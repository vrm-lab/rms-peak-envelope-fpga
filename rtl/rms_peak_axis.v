==> flow/design.v <==
`timescale 1 ns / 1 ps
module rms_peak_axis #(
    parameter integer C_S_AXI_DATA_WIDTH = 32,
    parameter integer C_S_AXI_ADDR_WIDTH = 4,
    parameter integer AUDIO_WIDTH        = 16,
    parameter integer ALPHA_WIDTH        = 16,
    parameter integer CORE_LATENCY       = 3 
)(
    input  wire aclk,
    input  wire aresetn,
    input  wire [31:0] s_axis_tdata,
    input  wire        s_axis_tlast,
    input  wire        s_axis_tvalid,
    output wire        s_axis_tready,
    output wire [31:0] m_axis_tdata,
    output wire        m_axis_tlast,
    output wire        m_axis_tvalid,
    input  wire        m_axis_tready,
    input  wire [C_S_AXI_ADDR_WIDTH-1:0] s_axi_awaddr,
    input  wire                          s_axi_awvalid,
    output wire                          s_axi_awready,
    input  wire [C_S_AXI_DATA_WIDTH-1:0] s_axi_wdata,
    input  wire [3:0]                    s_axi_wstrb,
    input  wire                          s_axi_wvalid,
    output wire                          s_axi_wready,
    output wire [1:0]                    s_axi_bresp,
    output wire                          s_axi_bvalid,
    input  wire                          s_axi_bready,
    input  wire [C_S_AXI_ADDR_WIDTH-1:0] s_axi_araddr,
    input  wire                          s_axi_arvalid,
    output wire                          s_axi_arready,
    output wire [C_S_AXI_DATA_WIDTH-1:0] s_axi_rdata,
    output wire [1:0]                    s_axi_rresp,
    output wire                          s_axi_rvalid,
    input  wire                          s_axi_rready
);
    reg [31:0] reg_ctrl;
    reg [31:0] reg_alpha;
    reg        axi_awready, axi_wready, axi_bvalid;
    reg        axi_arready, axi_rvalid;
    reg [31:0] axi_rdata;
    assign s_axi_awready = axi_awready;
    assign s_axi_wready  = axi_wready;
    assign s_axi_bvalid  = axi_bvalid;
    assign s_axi_bresp   = 2'b00;  
    assign s_axi_arready = axi_arready;
    assign s_axi_rvalid  = axi_rvalid;
    assign s_axi_rresp   = 2'b00;  
    assign s_axi_rdata   = axi_rdata;
    always @(posedge aclk) begin
        if (!aresetn) begin
            axi_awready <= 1'b0;
            axi_wready  <= 1'b0;
            axi_bvalid  <= 1'b0;
            reg_ctrl  <= 32'h0000_0001;  
            reg_alpha <= 32'h0000_0800;  
        end else begin
            if (!axi_awready && s_axi_awvalid && s_axi_wvalid) begin
                axi_awready <= 1'b1;
                axi_wready  <= 1'b1;
            end else begin
                axi_awready <= 1'b0;
                axi_wready  <= 1'b0;
            end
            if (axi_awready && axi_wready) begin
                case (s_axi_awaddr[3:2])
                    2'h0: reg_ctrl  <= s_axi_wdata;
                    2'h1: reg_alpha <= s_axi_wdata;
                endcase
            end
            if (axi_awready && axi_wready)
                axi_bvalid <= 1'b1;
            else if (s_axi_bready)
                axi_bvalid <= 1'b0;
        end
    end
    always @(posedge aclk) begin
        if (!aresetn) begin
            axi_arready <= 1'b0;
            axi_rvalid  <= 1'b0;
            axi_rdata   <= 32'b0;
        end else begin
            if (!axi_arready && s_axi_arvalid)
                axi_arready <= 1'b1;
            else
                axi_arready <= 1'b0;
            if (axi_arready && !axi_rvalid) begin
                axi_rvalid <= 1'b1;
                case (s_axi_araddr[3:2])
                    2'h0: axi_rdata <= reg_ctrl;
                    2'h1: axi_rdata <= reg_alpha;
                    default: axi_rdata <= 32'b0;
                endcase
            end else if (s_axi_rready) begin
                axi_rvalid <= 1'b0;
            end
        end
    end
    wire        global_en   = reg_ctrl[0];
    wire        core_bypass = reg_ctrl[1];
    wire [15:0] alpha_val  = reg_alpha[15:0];
    reg [CORE_LATENCY-1:0] valid_pipe;
    reg [CORE_LATENCY-1:0] last_pipe;
    wire core_ce = s_axis_tvalid && m_axis_tready && global_en;
    wire signed [15:0] in_l = s_axis_tdata[15:0];
    wire signed [15:0] in_r = s_axis_tdata[31:16];
    wire [15:0]        out_l, out_r;
    rms_peak_core #(
        .DATA_W (AUDIO_WIDTH),
        .ALPHA_W(ALPHA_WIDTH)
    ) u_rms_l (
        .clk    (aclk),
        .rst_n  (aresetn),
        .en     (core_ce),
        .bypass (core_bypass),
        .alpha  (alpha_val),
        .din    (in_l),
        .dout   (out_l)
    );
    rms_peak_core #(
        .DATA_W (AUDIO_WIDTH),
        .ALPHA_W(ALPHA_WIDTH)
    ) u_rms_r (
        .clk    (aclk),
        .rst_n  (aresetn),
        .en     (core_ce),
        .bypass (core_bypass),
        .alpha  (alpha_val),
        .din    (in_r),
        .dout   (out_r)
    );
    always @(posedge aclk) begin
        if (!aresetn) begin
            valid_pipe <= 0;
            last_pipe  <= 0;
        end else if (m_axis_tready) begin
            valid_pipe <= {valid_pipe[CORE_LATENCY-2:0],
                           s_axis_tvalid && global_en};
            last_pipe  <= {last_pipe[CORE_LATENCY-2:0],
                           s_axis_tlast};
        end
    end
    assign s_axis_tready = m_axis_tready;
    assign m_axis_tdata  = {out_r, out_l};
    assign m_axis_tvalid = valid_pipe[CORE_LATENCY-1];
    assign m_axis_tlast  = last_pipe[CORE_LATENCY-1];
endmodule
`timescale 1 ns / 1 ps
module rms_peak_core #(
    parameter integer DATA_W  = 16,
    parameter integer ALPHA_W = 16    
)(
    input  wire                 clk,
    input  wire                 rst_n,
    input  wire                 en,
    input  wire                 bypass,
    input  wire [ALPHA_W-1:0]   alpha, 
    input  wire signed [DATA_W-1:0] din,
    output reg  [DATA_W-1:0]    dout
);
    localparam signed [DATA_W-1:0] MIN_INT = {1'b1, {(DATA_W-1){1'b0}}};
    localparam signed [DATA_W-1:0] MAX_INT = {1'b0, {(DATA_W-1){1'b1}}};
    reg signed [DATA_W-1:0] abs_val;
    always @(posedge clk) begin
        if (!rst_n) begin
            abs_val <= 0;
        end else if (en) begin
            if (din == MIN_INT)
                abs_val <= MAX_INT;
            else
                abs_val <= (din < 0) ? -din : din;
        end
    end
    reg signed [DATA_W+ALPHA_W-1:0] env_acc;
    wire signed [DATA_W-1:0]       current_env;
    wire signed [DATA_W:0]         diff;
    wire signed [DATA_W+ALPHA_W:0] prod;
    wire signed [DATA_W+ALPHA_W:0] next_acc_calc;
    assign current_env = env_acc[DATA_W+ALPHA_W-1 : ALPHA_W];
    assign diff = abs_val - current_env;
    assign prod = diff * $signed({1'b0, alpha});
    assign next_acc_calc = env_acc + prod;
    always @(posedge clk) begin
        if (!rst_n) begin
            env_acc <= 0;
        end else if (en) begin
            if (next_acc_calc < 0)
                env_acc <= 0;
            else
                env_acc <= next_acc_calc[DATA_W+ALPHA_W-1:0];
        end
    end
    reg [DATA_W-1:0] abs_val_d1;
    always @(posedge clk) begin
        if (!rst_n)
            abs_val_d1 <= 0;
        else if (en)
            abs_val_d1 <= $unsigned(abs_val);
    end
    always @(posedge clk) begin
        if (!rst_n) begin
            dout <= 0;
        end else if (en) begin
            if (bypass)
                dout <= abs_val_d1;           
            else
                dout <= $unsigned(current_env);  
        end
    end
endmodule
---- Step by step through the tools: rms_peak_axis ----
What the tools print for rms_peak_axis, step after step.
Lines are those of the file above, counted from 1.
The mark -- stands for no value.
inputs
  top module .............................. rms_peak_axis
  clock input ............................. aclk
  library ................................. sky130hd
  timing corner ........................... tt_025C_1v80

---- After elaboration ----
Yosys after proc, flatten, opt, wreduce and memory -nomap, before mapping. Memory bits, and registers merged into a memory's read port (data or address), are not among the register bits. Print and check cells are not counted. Equal cells are merged and count once.
operators by class
  $add $sub $neg .......................... 6
  multipliers ............................. 2
  divide/modulo/power cells ............... 0
  order comparisons ....................... 4
  equal/unequal tests ..................... 4
  shift operators ......................... 0
  muxes and demuxes ....................... 15
  bitwise gates (word level) .............. 0
  reduce/logical cells .................... 16
operator list
  operator                                      number
  multiplier 17 x 17 -> 33 bit                  2
  2-to-1 mux 16 bit                             6
  adder 32 x 33 -> 33 bit                       2
  < comparator 33 x 1 -> 1 bit with constant B  2
  case mux 32 bit (select 2 bit)                1
  2-to-1 mux 32 bit                             2
  subtractor 16 x 16 -> 17 bit                  2
  < comparator 16 x 1 -> 1 bit with constant B  2
  equality test 16 bit with constant B          2
  negation 16 bit                               2
  logical AND 1 bit                             7
  2-to-1 mux 1 bit                              6
  equality test 2 x 1 -> 1 bit with constant B  2
  logical NOT 2 bit                             2
  AND reduction 2 bit                           2
  nonzero test 2 bit                            2
  logical NOT 1 bit                             3
word-level totals
  bits in registers ....................... 266
  latch bits .............................. 0
  memory bits (writable) .................. 0
  memory bits (read-only) ................. 0
  word width x clocked read ports ......... 0
  memories kept ........................... 0
  cells after elaboration ................. 64

---- Longest topological paths ----
Depth = most cells in a row (Yosys ltp): at word level without a register or memory, in the mapped netlist without a sequential cell, where the memories' decode and read muxes count.
logic depth
  word-level depth ........................ 5
  ABC_AREA ................................ 0
  mapped depth ............................ 34
  gate-level depth less buffers ........... 31

---- Synthesis result ----
The flow's flattened synthesis, as Yosys stat reports it; memories are mapped. The netlist is that of the ABC_AREA named above (0 if unset); the other value can give another one.
mapped netlist
  standard cells after synthesis .......... 4,193
  mapped area ............................. 0.0369041 sq mm
  flip-flop cells ......................... 266
  buffer cells ............................ 251
cell types
  cell                       number  total area (sq um)
  sky130_fd_sc_hd__fa_1      614     1.23E+04
  sky130_fd_sc_hd__dfxtp_1   266     5.33E+03
  sky130_fd_sc_hd__inv_1     825     3,096.72
  sky130_fd_sc_hd__ha_1      214     2.68E+03
  sky130_fd_sc_hd__nand2_1   466     1.75E+03
  sky130_fd_sc_hd__and2_1    236     1.48E+03
  sky130_fd_sc_hd__clkbuf_1  215     807.024
  sky130_fd_sc_hd__xnor2_1   88      770.739
  sky130_fd_sc_hd__a21boi_0  96      720.691
  sky130_fd_sc_hd__xor2_1    71      621.846
  sky130_fd_sc_hd__nor2b_1   84      525.504
  sky130_fd_sc_hd__a22o_1    56      490.47
  sky130_fd_sc_hd__a21oi_1   87      435.418
  sky130_fd_sc_hd__o21ai_0   86      430.413
  sky130_fd_sc_hd__mux2_2    33      371.606
  sky130_fd_sc_hd__nor2_1    93      349.085
  sky130_fd_sc_hd__o211a_1   33      330.317
  sky130_fd_sc_hd__o211ai_1  42      315.302
Not listed: further types 61, cells in them 588.
By module: a second synthesis without flattening, with its own total; a netlist apart from the flattened one above.
unflattened totals
  cells (unflattened synthesis) ........... 3,907
  area total of the unflattened synthesis .. 0.0358556 sq mm
Each row is one instance without its submodules.
by module
  module         instances  cells  area (sq mm)  sequential area (sq mm)
  rms_peak_core  2          1,754  0.0157001     0.0016015
  rms_peak_axis  1          399    0.0044555     0.002122

---- Worst setup path after synthesis ----
Path of least setup slack by OpenSTA after synthesis, without wires, with an ideal clock, recovery checks aside; 20% of the period is set as input and as output delay. Where synthesis merged equal registers, the netlist keeps one of their names.
path post-synthesis
  path type ............................... reg-to-reg
  start ................................... reg u_rms_l.env_acc[22]
  end ..................................... reg u_rms_l.env_acc[29]
  period .................................. 8.92 ns
  library setup time ...................... 0.117 ns
  launch time at the first pin ............ 0.000 ns
  data arrival time ....................... 8.090 ns
  required time ........................... 8.803 ns
  setup slack ............................. 0.712 ns
  path delay .............................. 8.207 ns
  stages .................................. 32
  synthesis period reached ................ 8.208 ns
"path delay" is the arrival time less input delay plus setup time.
"stages" counts driving pins, that of a launching flip-flop among them; a cell with two outputs on the path counts twice.
"synthesis period reached" = period - worst setup slack (recovery checks aside). The figure is calculated, with input and output delays left at 20% of the set period.
Between the ends stands the longest chain of elaborated cells between them, by number of cells; it is not shown to be the way that was timed. Of several equally long chains one is given.
Each line given opens the expression or statement behind the cell; cells for indexed reads and writes are added by Yosys, which also makes memories of some case tables.
A register here has more assigning lines than the two given.
between the ends, post-synthesis
  path through ............................ sky130_fd_sc_hd__dfxtp_1 -> sky130_fd_sc_hd__inv_1 -> sky130_fd_sc_hd__ha_1 -> sky130_fd_sc_hd__or3_1 -> sky130_fd_sc_hd__or4b_4 -> sky130_fd_sc_hd__a311oi_2 -> sky130_fd_sc_hd__o21ai_2 -> sky130_fd_sc_hd__nand3_1 -> sky130_fd_sc_hd__and2_1 -> sky130_fd_sc_hd__buf_2 -> sky130_fd_sc_hd__nand2_1 -> sky130_fd_sc_hd__fa_1 -> sky130_fd_sc_hd__fa_1 -> sky130_fd_sc_hd__clkbuf_1 -> sky130_fd_sc_hd__inv_1 -> sky130_fd_sc_hd__fa_1 -> sky130_fd_sc_hd__fa_1 -> sky130_fd_sc_hd__fa_1 -> sky130_fd_sc_hd__inv_1 -> sky130_fd_sc_hd__fa_1 -> sky130_fd_sc_hd__inv_1 -> sky130_fd_sc_hd__ha_1 -> sky130_fd_sc_hd__clkbuf_2 -> sky130_fd_sc_hd__nand3_1 -> sky130_fd_sc_hd__or4_1 -> sky130_fd_sc_hd__o21ai_1 -> sky130_fd_sc_hd__a21oi_1 -> sky130_fd_sc_hd__o211ai_1 -> sky130_fd_sc_hd__o21ai_1 -> sky130_fd_sc_hd__mux2_2 -> sky130_fd_sc_hd__buf_2 -> sky130_fd_sc_hd__a32o_1
  cells in the longest elaborated chain ... 5
ends and longest elaborated chain, post-synthesis
  what                          line  text
  start, declared               174   reg signed [DATA_W+ALPHA_W-1:0] env_acc;
  start, assigned               185   env_acc <= 0;
  start, assigned               190   env_acc <= next_acc_calc[DATA_W+ALPHA_W-1:0];
  subtractor 16 x 16 -> 17 bit  180   assign diff = abs_val - current_env;
  multiplier 17 x 17 -> 33 bit  181   assign prod = diff * $signed({1'b0, alpha});
  adder 32 x 33 -> 33 bit       182   assign next_acc_calc = env_acc + prod;
  < comparator 33 x 1 -> 1 bit  187   if (next_acc_calc < 0)
  2-to-1 mux 32 bit             187
  end, assigned                 188   env_acc <= 0;
  end, assigned                 190
  end, declared                 174

---- Timing after layout ----
From the final timing report of entry A: the path of least setup slack in the routed layout; clock arrival at registers is part of the times.
path post-layout
  path type ............................... reg-to-reg
  start ................................... reg u_rms_l.env_acc[18]
  end ..................................... reg u_rms_l.env_acc[14]
  period .................................. 14.9 ns
  library setup time ...................... 0.06 ns
  launch time at the first pin ............ 0.60 ns
  data arrival time ....................... 10.68 ns
  required time ........................... 15.44 ns
  setup slack ............................. 4.76 ns
  stages .................................. 29
Between the ends stands the longest chain of elaborated cells between them, by number of cells; it is not shown to be the way that was timed. Of several equally long chains one is given.
A register here has more assigning lines than the two given.
between the ends, post-layout
  path through ............................ sky130_fd_sc_hd__dfxtp_1 -> sky130_fd_sc_hd__inv_1 -> sky130_fd_sc_hd__ha_1 -> sky130_fd_sc_hd__nor2b_1 -> sky130_fd_sc_hd__o21ai_1 -> sky130_fd_sc_hd__or4b_4 -> sky130_fd_sc_hd__a311oi_2 -> sky130_fd_sc_hd__o21ai_2 -> sky130_fd_sc_hd__nand3_1 -> sky130_fd_sc_hd__and2_1 -> sky130_fd_sc_hd__nand2_1 -> sky130_fd_sc_hd__fa_1 -> sky130_fd_sc_hd__fa_1 -> sky130_fd_sc_hd__xor2_1 -> sky130_fd_sc_hd__xnor2_1 -> sky130_fd_sc_hd__fa_1 -> sky130_fd_sc_hd__fa_1 -> sky130_fd_sc_hd__inv_1 -> sky130_fd_sc_hd__fa_1 -> sky130_fd_sc_hd__inv_1 -> sky130_fd_sc_hd__ha_1 -> sky130_fd_sc_hd__nand3_1 -> sky130_fd_sc_hd__or4_1 -> sky130_fd_sc_hd__o21ai_1 -> sky130_fd_sc_hd__a21oi_1 -> sky130_fd_sc_hd__o211ai_1 -> sky130_fd_sc_hd__o21ai_1 -> sky130_fd_sc_hd__mux2_2 -> sky130_fd_sc_hd__a32o_1
  cells in the longest elaborated chain ... 5
ends and longest elaborated chain, post-layout
  what                          line  text
  start, declared               174   reg signed [DATA_W+ALPHA_W-1:0] env_acc;
  start, assigned               185   env_acc <= 0;
  start, assigned               190   env_acc <= next_acc_calc[DATA_W+ALPHA_W-1:0];
  subtractor 16 x 16 -> 17 bit  180   assign diff = abs_val - current_env;
  multiplier 17 x 17 -> 33 bit  181   assign prod = diff * $signed({1'b0, alpha});
  adder 32 x 33 -> 33 bit       182   assign next_acc_calc = env_acc + prod;
  < comparator 33 x 1 -> 1 bit  187   if (next_acc_calc < 0)
  2-to-1 mux 32 bit             187
  end, assigned                 188   env_acc <= 0;
  end, assigned                 190
  end, declared                 174

Memo
Re: implementation data of rms_peak_axis

Record of 2 stored runs of the RTL-to-layout flow on rms_peak_axis, platform sky130hd. The runs are unordered. Constraints: input delay and output delay 20% of the set period each, output load 0.01 pF.
By "clock period reached" is meant the clock period of the run minus its worst setup slack. This is arithmetic on one report: input and output delays are still those of the set period (20% each).
"critical path time" is the time allowed to the run's worst setup path (the clock period less input and output delay, where it has them) less its slack. Clock arrival times count: a late capture clock shortens it, a late launch clock lengthens it.
"power consumption" is the tool's figure for a default switching activity; nothing was simulated.

======== entry A ========
==> flow/run.sh <==
#!/bin/bash
# the make line also repeats the synthesis and layout settings of config.mk as NAME=value (left out here)
make -C /OpenROAD-flow-scripts/flow DESIGN_CONFIG=/design/flow/config.mk WORK_HOME=/design/flow/orfs CLKGATE_MAP_FILE= finish
==> flow/config.mk <==
export PLATFORM = sky130hd
export DESIGN_NAME = rms_peak_axis
export DESIGN_NICKNAME = rms_peak_axis
export VERILOG_FILES = /design/flow/design.v
export SDC_FILE = /design/flow/constraint.sdc
export NUM_CORES = 4
export LEC_CHECK = 0
export CAP_MARGIN = 10
export CORE_MARGIN = 2
export CORE_UTILIZATION = 40
export GPL_ROUTABILITY_DRIVEN = 1
export MAX_ROUTING_LAYER = met4
export PLACE_DENSITY = 0.75
export SETUP_SLACK_MARGIN = 2.93
export SLEW_MARGIN = 20
==> flow/constraint.sdc <==
create_clock -name core_clock -period 14.9 [get_ports {aclk}]
set_input_delay 2.9800 -clock core_clock [delete_from_list [all_inputs] [get_ports {aclk}]]
set_output_delay 2.9800 -clock core_clock [all_outputs]
set_load 0.01 [all_outputs]

-------- measured, entry A --------
  power consumption ....................... 0.005003 W
  netlist area reported by Yosys .......... 0.0369041 sq mm
  die area ................................ 0.094707 sq mm
  worst hold slack in the final report .... 0.463 ns
  area of the standard cells in the finished layout .. 0.0404913 sq mm
  total negative setup slack .............. 0.000 ns
  critical path time ...................... 10.14 ns
  class of the worst setup path ........... reg-to-reg
  final utilization ....................... 44.2 %
  worst setup slack after layout .......... 4.761 ns
  clock period reached .................... 10.139 ns

======== entry B ========
==> flow/run.sh <==
#!/bin/bash
# the make line also repeats the synthesis and layout settings of config.mk as NAME=value (left out here)
make -C /OpenROAD-flow-scripts/flow DESIGN_CONFIG=/design/flow/config.mk WORK_HOME=/design/flow/orfs CLKGATE_MAP_FILE= finish
==> flow/config.mk <==
export PLATFORM = sky130hd
export DESIGN_NAME = rms_peak_axis
export DESIGN_NICKNAME = rms_peak_axis
export VERILOG_FILES = /design/flow/design.v
export SDC_FILE = /design/flow/constraint.sdc
export NUM_CORES = 4
export LEC_CHECK = 0
export CAP_MARGIN = 40
export CORE_MARGIN = 3
export CORE_UTILIZATION = 54
export GPL_ROUTABILITY_DRIVEN = 1
export GPL_TIMING_DRIVEN = 0
export MIN_ROUTING_LAYER = met1
export PLACE_DENSITY_LB_ADDON = 0.1
export SETUP_SLACK_MARGIN = 2.92
export SLEW_MARGIN = 40
export TNS_END_PERCENT = 40
==> flow/constraint.sdc <==
create_clock -name core_clock -period 11.6 [get_ports {aclk}]
set_input_delay 2.3200 -clock core_clock [delete_from_list [all_inputs] [get_ports {aclk}]]
set_output_delay 2.3200 -clock core_clock [all_outputs]
set_load 0.01 [all_outputs]

-------- measured, entry B --------
  power consumption ....................... 0.007211 W
  netlist area reported by Yosys .......... 0.0369041 sq mm
  die area ................................ 0.0715135 sq mm
  worst hold slack in the final report .... 0.430 ns
  area of the standard cells in the finished layout .. 0.0421317 sq mm
  total negative setup slack .............. 0.000 ns
  critical path time ...................... 8.49 ns
  class of the worst setup path ........... reg-to-reg
  final utilization ....................... 62.5 %
  worst setup slack after layout .......... 3.107 ns
  clock period reached .................... 8.493 ns
